==> flow/design.v <==
module ROM_Authentication(Password_Enter, Password, Logged_In, Logged_Out, clk, rst, Passed, q_ROM, ROM_addr);	
 input Password_Enter;
 input [3:0]Password;
 output Passed;
 input [3:0]q_ROM;
 reg [3:0]ROM_Data; 
 output [4:0]ROM_addr;
 output Logged_In, Logged_Out;
 input clk, rst;
 reg Logged_In, Logged_Out;
 reg Passed;
 reg [1:0]Cnt; reg [4:0]ROM_addr;
 parameter Check_Button=0, Fetching_ROM_WD=1, ROM_Cycle1=2, ROM_Cycle2=3, ROM_Catch=4, Compare=5, 
 Cnt_CMP=6, Verify=7, Success=8;
 reg [3:0]State;
 reg SFSG;
 reg [3:0]Password_AC;
 always@(posedge clk)begin
  if(rst==1'b0)begin
      SFSG<=1'b1;
      Logged_In<=1'b0; Logged_Out<=1'b1; Passed<=1'b0; Cnt<=2'b00;
      State<=Check_Button; ROM_addr<=5'b00000;
     end
   else
     begin
        case(State)
            Check_Button:begin
               Logged_In<=1'b0; Logged_Out<=1'b1; Passed<=1'b0;
               if(Password_Enter==1'b1)begin
                   State<=Fetching_ROM_WD;
               end
               else begin
                   State<=Check_Button;
               end
            end
            Fetching_ROM_WD:begin
		Password_AC<=Password;
               ROM_addr<={3'b000, Cnt};
               State<=ROM_Cycle1;
            end
            ROM_Cycle1:begin
               State<=ROM_Cycle2;
            end
            ROM_Cycle2:begin
               State<=ROM_Catch;
            end
            ROM_Catch:begin
                ROM_Data<=q_ROM;
                State<=Compare;
            end
            Compare:begin
                if(Password_AC!=ROM_Data)begin
                         SFSG<=1'b0;
                       State<=Cnt_CMP;
                end
                else begin
                       SFSG<=1'b1;
                       State<=Cnt_CMP;
                end
            end
            Cnt_CMP:begin
                if(Cnt==2'b11)begin
                   State<=Verify;
                end
                else begin
                  Cnt<=Cnt+1;
                   State<=Check_Button;
                end
            end
            Verify:begin
               if(SFSG==1'b1)begin       
                  State<=Success;
                 end
               else
                 begin
                  State<=Check_Button;
                 end
            end
            Success:begin
                   Passed<=1'b1;
						Logged_In<=1'b1; Logged_Out<=1'b0;
             end
           default:begin
              SFSG<=1'b1;
              Logged_In<=1'b0; Logged_Out<=1'b1; Passed<=1'b0;
              State<=Check_Button;
           end
          endcase
        end
      end
endmodule 
# Tool chain data of ROM_Authentication
# What the tools print for ROM_Authentication, step after step.
# Line numbers count from 1 in the design file above.
# Library cell names are shortened.
# Not given: n/a
# inputs
top_module	ROM_Authentication
clk_port	clk
lib	sky130hd
lib_corner	tt_025C_1v80

# After elaboration
# Yosys after proc, flatten, opt, wreduce and memory -nomap, before mapping. Memory bits, and registers merged into a memory's read port (data or address), are not among the register bits. Print and check cells are not counted. Equal cells are merged and count once.
# word_totals
reg_bits	19
# classes
n_addsub	1
n_logic	1
reduce_and_logical	6
n_eq	10
mux	8
# op_table
operator	count
4-bit parallel mux with 9-bit select	1
4-bit by 3-bit equality test with 1-bit output (second input constant)	4
4-bit by 2-bit equality test with 1-bit output (second input constant)	2
8-bit OR reduction	1
7-bit OR reduction	1
2-bit AND reduction	3
1-bit parallel mux with 2-bit select	3
4-bit by 1-bit equality test with 1-bit output (second input constant)	1
4-bit inequality test	1
4-bit equality test (second input constant)	1
4-bit logical NOT	1
4-bit 2-to-1 mux	1
3-bit 2-to-1 mux	1
2-bit by 1-bit adder with 2-bit output (second input constant)	1
2-bit equality test (second input constant)	1
1-bit 2-to-1 mux	2
1-bit inverter	1

# Depth
# Longest topological path by Yosys (ltp), each cell counted once; first at word level (registers and memories cut), then after technology mapping (sequential cells cut; the memories' decode and read muxes count).
# logic_depth
depth_word	3
abc_area	1
ltp_mapped	8
depth_no_buf	8

# Synthesis result
# The flow's flattened synthesis, as Yosys stat reports it; memories are mapped. The netlist is that of the ABC_AREA named above (0 if unset); the other value can give another one.
# mapped
buffers	5
flip_flops	24
seq_area_um2	560.5
yosys_area_um2	938.4
stdcells	109
# by_type
cell_type	count	type_area_um2
dfxtp_1	16	320.307
edfxtp_1	8	240.23
nand2_1	27	101.347
inv_1	21	78.826
nor2_1	11	41.29
buf_4	4	30.029
a21oi_1	5	25.024
o21ai_0	5	25.024
nor2_2	3	18.768
ha_1	1	12.512
nand3_1	2	10.01
nand3_2	1	10.01
o211ai_1	1	7.507
buf_2	1	5.005
nor3_1	1	5.005
conb_1	1	3.754
inv_2	1	3.754

# Worst setup path after synthesis
# OpenSTA on the mapped netlist: ideal clock, no wires. The path of least setup slack (recovery checks aside). Input and output delay are each 20% of the period. Register names are those of the netlist, which keeps one name where synthesis merged equal registers.
# synth_timing
path_kind	input to register
start	input rst
end	register Password_AC[0]
delay_ns	0.631
slack_ns	0.865
arrival_ns	0.698
clock_period_ns	1.87
driving_pins	3
setup_time_ns	0.307
period_less_setup_slack_ns	1.005
# "delay_ns" is the arrival time less input delay plus setup time.
# "driving_pins" counts driving pins, that of a launching flip-flop among them; a cell with two outputs on the path counts twice.
# "period_less_setup_slack_ns" is the clock period less the worst setup slack; recovery checks do not enter. This is arithmetic on one report: input and output delays are still those of the set period (20% each).
# The rows between start and end are the longest chain of elaborated cells between them; the timing report does not say that the signal goes this way. Where chains are equally long, one stands for them.
# A line is the first line of the expression or statement that the cell stems from. Yosys adds cells for indexed reads and writes and turns some case tables into memories.
# synth_via
cell_sequence	buf_2 > nand2_1 > inv_1
elab_chain_cells	1
cells_between	1
classes_between	reduce/logical (1)
# synth_lines
element	line_no	text
start: declaration	9	input clk, rst;
2-bit AND reduction	n/a
end: assignment	37	Password_AC<=Password;
end: declaration	17	reg [3:0]Password_AC;

# Path in the finished layout
# From the final timing report of job 1: the path of least setup slack in the routed layout; clock arrival at registers is part of the times.
# layout_timing
path_kind	register to register
start	register State
end	register SFSG
clock_period_ns	0.784
slack_ns	-0.16
driving_pins	7
setup_time_ns	0.10
arrival_ns	1.11
# An end named without its bit number is one bit of that signal or, where synthesis recoded a state register, one of its new flip-flops.
# A register here has more assigning lines than the two given.
# layout_via
cell_sequence	dfxtp_2 > nor2_2 > nand3_2 > nor2_2 > nor2_1 > nor2_1 > nand2_1
# layout_lines
element	line_no	text
start: declaration	15	reg [3:0]State;
start: assignment	30	State<=Fetching_ROM_WD;
start: assignment	33	State<=Check_Button;
end: assignment	20	SFSG<=1'b1;
end: assignment	53	SFSG<=1'b0;
end: declaration	16	reg SFSG;
# Chain of elaborated cells between the ends: none given.

# Stored flow runs of ROM_Authentication (2 of them; Yosys, OpenROAD, sky130hd). They differ in their settings and are not a sequence. Constraints: input delay and output delay 20% of the set period each, output load 0.01 pF.
# "timing.achieved_period_ns" means the clock period less the worst setup slack. The figure is calculated, with input and output delays left at 20% of the set period.
# "worstPathTime_ns" is the time allowed to the run's worst setup path (the clock period less input and output delay, where it has them) less its slack. Clock arrival times count: a late capture clock shortens it, a late launch clock lengthens it.
# "design_power_uw" is the tool's figure for a default switching activity; nothing was simulated.
# A setting shown as -- is not set for that run.
stored run	period_ns	CORE_UTILIZATION	SETUP_SLACK_MARGIN	PLACE_DENSITY_LB_ADDON	CORE_ASPECT_RATIO	CELL_PAD_IN_SITES_DETAIL_PLACEMENT	TNS_END_PERCENT	ABC_AREA	CTS_CLUSTER_SIZE	MIN_ROUTING_LAYER	CAP_MARGIN	CORE_MARGIN	SLEW_MARGIN	GPL_TIMING_DRIVEN	MAX_ROUTING_LAYER	setup_tns_ns	worst_setup_slack_ns	design_power_uw	finalCellArea_um2	timing.achieved_period_ns	ys_area_um2	worst_hold_slack_ns	die_um2	worstPathTime_ns	worst_setup_path_type	finish.utilization_pct
job 1	0.784	19	0.05	0.14	0.77	0	85	1	12	met1	20	2	20	--	--	-1.790	-0.165	2330	1400.1	0.949	938.4	0.239	5522.2	0.95	register to register	29.4
job 2	1.31	38	0.34	0.14	--	0	70	1	--	--	20	2	20	0	met5	0.000	0.171	1485	1290.0	1.139	938.4	0.345	2883.2	0.88	register to output	53.5
