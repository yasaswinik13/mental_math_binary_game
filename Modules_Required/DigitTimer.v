==> flow/design.v <==
module Count10(clk, rst, Time_out_100ms, Time_out_1s);
  input clk, rst;
  output Time_out_1s;
  reg Time_out_1s;
  reg [3:0]count_out1s;
  input Time_out_100ms;
  always@(posedge clk)
   begin
     if(rst==1'b0)
       begin
         count_out1s<=0;
         Time_out_1s<=1'b0;
       end
     else
       begin
         if(Time_out_100ms==1'b1)
           begin
             if(count_out1s==9)
               begin
               Time_out_1s<=1'b1;
               count_out1s<=0;
               end
             else
               begin  
               count_out1s<=count_out1s+1;
               Time_out_1s<=0;
               end
            end
           else
           Time_out_1s<=1'b0;
        end
   end
endmodule 
module Count100(clk, rst, Time_out_1ms, Time_out_100ms);
  input clk, rst;
  output Time_out_100ms;
  reg Time_out_100ms;
  reg [7:0]count_out100ms;
  input Time_out_1ms;
  always@(posedge clk)
   begin
     if(rst==1'b0)
       begin
         count_out100ms<=0;
         Time_out_100ms<=1'b0;
       end
     else
       begin
         if(Time_out_1ms==1'b1)
           begin
             if(count_out100ms==99)
               begin
               Time_out_100ms<=1'b1;
               count_out100ms<=0; 
               end  
             else
             begin 
             count_out100ms<=count_out100ms+1;
             Time_out_100ms<=1'b0;
             end
         end
        else
        Time_out_100ms<=1'b0;
      end
    end
endmodule
module Digit(clk, rst, reconfig, BDN, NBUP, BUP, NBDN, DigitCount);
 input clk, rst, reconfig;
 input BDN, NBUP;
 output [3:0]DigitCount;
 output BUP, NBDN;
 reg [3:0]DigitCount;
 reg BUP, NBDN;
 always@(posedge clk)
   begin
       if(rst==1'b0)
          begin
            DigitCount<=4'b0000;
            BUP<=1'b0;
            NBDN<=1'b0;
          end
       else
          begin
			    BUP<=1'b0;
             if(reconfig==1'b1)
                begin
                  DigitCount<=4'b1001;
						NBDN<=1'b0;
						BUP<=1'b0;
                end
             else
                begin
                   BUP<=1'b0;
                   if(BDN==1'b1)
                      begin
                         if(DigitCount==4'b0000)
                            begin
                              if(NBUP==1'b1)
                                 begin
                                   NBDN<=1'b1;
                                 end
                              else
                                 begin
                                   DigitCount<=4'b1001;
                                   BUP<=1'b1;
                                 end
                            end
                       else if(DigitCount==4'b0001)
                          begin
                            if(NBUP==1'b1)
                                 begin
                                   NBDN<=1'b1;
                                 end
                            DigitCount<=DigitCount-1;
                           end
                         else
                            begin
                              DigitCount<=DigitCount-1;
                              NBDN<=1'b0;
                            end
                      end
                  else
                      begin
                        DigitCount<=DigitCount;
                      end
               end
         end
    end
endmodule    
module DigitTimer(clk, rst, enable, reconfig, DigitTime_out, DigitCount1, DigitCount2);
  input clk, rst, enable, reconfig;
  output DigitTime_out;
  output [3:0]DigitCount1;
  output [3:0]DigitCount2;
  wire Time_out_1s, BUPDn1, NBDNUp2, BUP2;
  Digit Digit1(clk, rst, reconfig, Time_out_1s, NBDNUp2, BUPDn1, DigitTime_out, DigitCount1);
  Digit Digit2(clk, rst, reconfig, BUPDn1, 1'b1, BUP2, NBDNUp2, DigitCount2);
  OneSec_Timer OneSec_Timer1(clk, rst, enable, Time_out_1s);
endmodule
module OneSec_Timer(clk, rst, enable, Time_out_1s);
 input clk,rst,enable;
 output Time_out_1s;
 wire Time_out_1ms, Time_out_100ms;
 One_ms_Timer One_ms_Timer1(clk, rst, enable, Time_out_1ms);
 Count100 Count100_1(clk, rst, Time_out_1ms, Time_out_100ms);
 Count10 Count10_1(clk, rst, Time_out_100ms, Time_out_1s);
endmodule 
module One_ms_Timer(clk, rst, enable, Time_out_1ms);
  input clk, rst;
  input enable;
  output Time_out_1ms;
  reg Time_out_1ms;
  reg [15:0] LFSR;
  wire feedback = LFSR[15];
  always @(posedge clk)
  begin
     if(rst==1'b0)
       begin
         LFSR<=16'b0000000000000000;
         Time_out_1ms<=1'b0;
       end
     else
       begin
         Time_out_1ms<=1'b0;
         if(enable==1'b1)
           begin  
            if(LFSR==16'b1001001001001001)
              begin
               Time_out_1ms<=1'b1;
               LFSR<=16'b0000000000000000;
              end
           else
              begin
               LFSR[0] <= feedback;
               LFSR[1] <= LFSR[0];
               LFSR[2] <= LFSR[1] ~^ feedback;
               LFSR[3] <= LFSR[2] ~^ feedback;
               LFSR[4] <= LFSR[3];
               LFSR[5] <= LFSR[4] ~^ feedback;
               LFSR[6] <= LFSR[5];
               LFSR[7] <= LFSR[6];
               LFSR[8] <= LFSR[7];
               LFSR[9] <= LFSR[8];
               LFSR[10] <= LFSR[9];
               LFSR[11] <= LFSR[10];
               LFSR[12] <= LFSR[11];
               LFSR[13] <= LFSR[12];
               LFSR[14] <= LFSR[13];
               LFSR[15] <= LFSR[14];
              Time_out_1ms<=1'b0;
              end
          end
        else
          begin
          Time_out_1ms<=1'b0;
          end
       end
    end
endmodule
# Step by step through the tools: DigitTimer
# What the tools print for DigitTimer, step after step.
# Lines are those of the file above, counted from 1.
# Not given: n/a
dict set report design {
  design {DigitTimer}
  clock {clk}
  lib {sky130hd}
  lib_corner {tt_025C_1v80}
}

# Elaborated design
# Source: Yosys, flattened and elaborated, memories not mapped. Widths are those after wreduce. Registers that Yosys merges into a memory's read port (data or address) are not register bits. Print and check cells do not count. Equal cells are merged and count once.
dict set report op_classes {
  equal 8
  addsub 4
  reduce_and_logical 13
  bitwise 7
  mux 34
}
# op n
set ops {}
lappend ops {{4-bit 2-to-1 mux} 8}
lappend ops {{1-bit 2-to-1 mux} 25}
lappend ops {{16-bit == test (second input constant)} 1}
lappend ops {{2-bit AND reduction} 7}
lappend ops {{4-bit by 1-bit subtractor with 4-bit output (second input constant)} 2}
lappend ops {{4-bit by 1-bit == test with 1-bit output (second input constant)} 2}
lappend ops {{4-bit zero test} 2}
lappend ops {{8-bit by 1-bit adder with 8-bit output (second input constant)} 1}
lappend ops {{8-bit by 7-bit == test with 1-bit output (second input constant)} 1}
lappend ops {{8-bit 2-to-1 mux} 1}
lappend ops {{1-bit inverter} 4}
lappend ops {{2-bit inequality test (second input constant)} 2}
lappend ops {{2-bit nonzero test} 2}
lappend ops {{4-bit by 1-bit adder with 4-bit output (second input constant)} 1}
lappend ops {{4-bit == test (second input constant)} 1}
lappend ops {{4-bit OR reduction} 1}
lappend ops {{1-bit XNOR} 3}
lappend ops {{3-bit inequality test (second input constant)} 1}
lappend ops {{2-bit OR reduction} 1}
dict set report word_totals {
  out_inout_bits 9
  wordCells 94
  register_bits 42
}

# Longest topological paths
# Longest topological path by Yosys (ltp), each cell counted once; first at word level (registers and memories cut), then after technology mapping (sequential cells cut; the memories' decode and read muxes count).
dict set report logic_depth {
  ltp_word 4
  ABC_AREA 0
  mapped_depth 5
}

# Mapped cells and area
# Source: synth_stat.txt of the flow (Yosys; design flattened, memories mapped). It holds for the ABC_AREA given above (unset counts as 0); a run with the other value may have another netlist.
dict set report mapped {
  buf_cells 5
  area_mm2 0.0017892
  ff_cells 42
  sequential_area_mm2 0.0008408
  stdcells 177
}
# type n type_area_um2
set types {}
lappend types {sky130_fd_sc_hd__dfxtp_1 42 840.806}
lappend types {sky130_fd_sc_hd__mux2i_1 11 110.106}
lappend types {sky130_fd_sc_hd__nor2b_1 15 93.84}
lappend types {sky130_fd_sc_hd__a22o_1 6 52.55}
lappend types {sky130_fd_sc_hd__xnor2_1 6 52.55}
lappend types {sky130_fd_sc_hd__a21oi_1 9 45.043}
lappend types {sky130_fd_sc_hd__nor2_1 11 41.29}
lappend types {sky130_fd_sc_hd__ha_1 3 37.536}
lappend types {sky130_fd_sc_hd__nor4b_1 4 35.034}
lappend types {sky130_fd_sc_hd__xor2_1 4 35.034}
lappend types {sky130_fd_sc_hd__nor4bb_1 3 30.029}
lappend types {sky130_fd_sc_hd__nand2_1 7 26.275}
lappend types {sky130_fd_sc_hd__o21ai_0 5 25.024}
lappend types {sky130_fd_sc_hd__or3_1 4 25.024}
lappend types {sky130_fd_sc_hd__o31ai_4 1 21.27}
lappend types {sky130_fd_sc_hd__nand3_1 4 20.019}
lappend types {sky130_fd_sc_hd__and2_1 3 18.768}
lappend types {sky130_fd_sc_hd__nand2b_1 3 18.768}
# Not listed: further types 24, cells in them 36.
# By module: a second synthesis without flattening, with its own total; a netlist apart from the flattened one above.
dict set report hier_totals {
  hier_cells 192
  area_unflattened_mm2 0.0018981
}
# Each row is one instance without its submodules.
# mod mod_seq_area_mm2 cells n_inst mod_area_mm2
set modules {}
lappend modules {One_ms_Timer 0.0003403 71 1 0.0007407}
lappend modules {Digit 0.0001201 27 2 0.0002615}
lappend modules {Count100 0.0001802 45 1 0.0004192}
lappend modules {Count10 0.0001001 21 1 0.0002115}
lappend modules {DigitTimer 0 1 1 0.0000038}
lappend modules {OneSec_Timer 0 0 1 0}

# Path before layout
# OpenSTA on the mapped netlist: ideal clock, no wires. The path of least setup slack (recovery checks aside). Input and output delay are each 20% of the period. Register names are those of the netlist, which keeps one name where synthesis merged equal registers.
dict set report synth_timing {
  path_type {reg2reg}
  startpoint {register Digit2.DigitCount[0]}
  endpoint {register Digit2.DigitCount[0]}
  launch_ps 0
  required_time_ps 1535
  path_buffers 0
  period_ps 1650
  slack_ps 94
  arrival_time_ps 1440
  path_delay_ps 1555
  driving_pins 6
  synth_period_reached_ps 1556
}
# "path_delay_ps" is the arrival time less input delay plus setup time.
# "driving_pins": output pins that drive a net of the path, with the launching flip-flop's if there is one; two outputs of one cell count as two.
# "synth_period_reached_ps" = period - worst setup slack (recovery checks aside). The figure is calculated, with input and output delays left at 20% of the set period.
# Between the ends stands the longest chain of elaborated cells between them, by number of cells; it is not shown to be the way that was timed. Of several equally long chains one is given.
# A line is the first line of the expression or statement that the cell stems from. Yosys adds cells for indexed reads and writes and turns some case tables into memories.
# At most two assigning lines are given for a register; there are more.
dict set report synth_via {
  path_cell_list {sky130_fd_sc_hd__dfxtp_1 sky130_fd_sc_hd__inv_1 sky130_fd_sc_hd__ha_1 sky130_fd_sc_hd__or3b_1 sky130_fd_sc_hd__a211o_1 sky130_fd_sc_hd__and3_1}
  elab_chain_cells 4
  cells_between 7
  classes_between {add/sub: 1; eq/ne: 1; mux: 3; reduce/logical: 2}
}
# element line_no
set synth_rtl {}
lappend synth_rtl {{start, declared} 70} ;# output [3:0]DigitCount;
lappend synth_rtl {{start, assigned} 114} ;# DigitCount<=DigitCount-1;
lappend synth_rtl {{start, assigned} 118} ;# DigitCount<=DigitCount-1;
lappend synth_rtl {{4-bit by 1-bit subtractor with 4-bit output} 114}
lappend synth_rtl {{4-bit 2-to-1 mux} 96} ;# if(DigitCount==4'b0000)
lappend synth_rtl {{4-bit 2-to-1 mux} 94} ;# if(BDN==1'b1)
lappend synth_rtl {{4-bit 2-to-1 mux} 85} ;# if(reconfig==1'b1)
lappend synth_rtl {{end, assigned} 114}
lappend synth_rtl {{end, assigned} 118}
lappend synth_rtl {{end, declared} 70}

# Worst path after layout
# From the final timing report of job 1: the path of least setup slack in the routed layout; clock arrival at registers is part of the times.
# The report prints the path's times to 10 ps; the period is as set.
dict set report layout_timing {
  path_type {reg2out}
  startpoint {register Digit1.DigitCount[3]}
  endpoint {output port DigitCount1[3]}
  period_ps 2560
  arrival_time_ps 1350
  driving_pins 2
  required_time_ps 2050
  path_buffers 1
  launch_ps 290
  slack_ps 700
  output_delay_ps 510
}
# At most two assigning lines are given for a register; there are more.
dict set report layout_via {
  path_cell_list {sky130_fd_sc_hd__dfxtp_1 sky130_fd_sc_hd__clkdlybuf4s50_1}
  elab_chain_cells 0
  cells_between 0
  cone_lines 0
}
# element line_no
set layout_rtl {}
lappend layout_rtl {{start, declared} 70} ;# output [3:0]DigitCount;
lappend layout_rtl {{start, assigned} 114} ;# DigitCount<=DigitCount-1;
lappend layout_rtl {{start, assigned} 118} ;# DigitCount<=DigitCount-1;
lappend layout_rtl {{end, declared} 133} ;# output [3:0]DigitCount1;

Ticket comment

Design DigitTimer on sky130hd. What follows are 2 stored runs of the flow, each under its own settings; their order means nothing. The constraints put input and output delay at 20% of the set period each and load the outputs with 0.01 pF.
"achievedPeriod_ps": clock period set for the run, less the worst setup slack. It is reckoned from that one timing run; input and output delays stay at 20% of the period that was set.
"worst_setup_path_time_ps" = time allowed to the worst setup path (clock period - input delay - output delay, where it has them) - its slack; a late launch clock adds to it, a late capture clock takes from it.
"power_total_uw" rests on the timing tool's default activity at the inputs, not on a simulated workload.
"worst_setup_path_time_ps" is given in steps of 10 ps.

[flow] job 1: files
==> flow/run.sh <==
#!/bin/bash
# the make line also repeats the synthesis and layout settings of config.mk as NAME=value (left out here)
make -C /OpenROAD-flow-scripts/flow DESIGN_CONFIG=/design/flow/config.mk WORK_HOME=/design/flow/orfs CLKGATE_MAP_FILE= finish
==> flow/config.mk <==
export PLATFORM = sky130hd
export DESIGN_NAME = DigitTimer
export DESIGN_NICKNAME = DigitTimer
export VERILOG_FILES = /design/flow/design.v
export SDC_FILE = /design/flow/constraint.sdc
export NUM_CORES = 4
export LEC_CHECK = 0
export CAP_MARGIN = 20
export CELL_PAD_IN_SITES_GLOBAL_PLACEMENT = 1
export CORE_MARGIN = 3
export CORE_UTILIZATION = 24
export GPL_ROUTABILITY_DRIVEN = 1
export MIN_ROUTING_LAYER = met2
export PLACE_DENSITY_LB_ADDON = 0.19
export SLEW_MARGIN = 20
==> flow/constraint.sdc <==
create_clock -name core_clock -period 2.56 [get_ports {clk}]
set_input_delay 0.5120 -clock core_clock [delete_from_list [all_inputs] [get_ports {clk}]]
set_output_delay 0.5120 -clock core_clock [all_outputs]
set_load 0.01 [all_outputs]

[flow] job 1: metrics
[metrics] die_footprint_mm2 = 0.0085267
[metrics] achievedPeriod_ps = 1858
[metrics] timing.setup.tns_ps = 0
[metrics] timing.setup.ws_ps = 702
[metrics] final_stdcell_area_mm2 = 0.0021358
[metrics] worst_setup_path_time_ps = 1350
[metrics] timing.worst_path_kind = reg2out
[metrics] post_synth_area_mm2 = 0.0017892
[metrics] final_util_pct = 30.4
[metrics] worst_hold_slack_ps = 506
[metrics] power_total_uw = 1268

[flow] job 2: files
==> flow/run.sh <==
#!/bin/bash
# the make line also repeats the synthesis and layout settings of config.mk as NAME=value (left out here)
make -C /OpenROAD-flow-scripts/flow DESIGN_CONFIG=/design/flow/config.mk WORK_HOME=/design/flow/orfs CLKGATE_MAP_FILE= finish
==> flow/config.mk <==
export PLATFORM = sky130hd
export DESIGN_NAME = DigitTimer
export DESIGN_NICKNAME = DigitTimer
export VERILOG_FILES = /design/flow/design.v
export SDC_FILE = /design/flow/constraint.sdc
export NUM_CORES = 4
export LEC_CHECK = 0
export CAP_MARGIN = 20
export CELL_PAD_IN_SITES_DETAIL_PLACEMENT = 2
export CORE_ASPECT_RATIO = 1.29
export CORE_MARGIN = 2
export CORE_UTILIZATION = 54
export CTS_CLUSTER_SIZE = 69
export MIN_ROUTING_LAYER = met2
export SLEW_MARGIN = 20
export TNS_END_PERCENT = 55
==> flow/constraint.sdc <==
create_clock -name core_clock -period 1.99 [get_ports {clk}]
set_input_delay 0.3980 -clock core_clock [delete_from_list [all_inputs] [get_ports {clk}]]
set_output_delay 0.3980 -clock core_clock [all_outputs]
set_load 0.01 [all_outputs]

[flow] job 2: no results, placement failed with DPL-0033
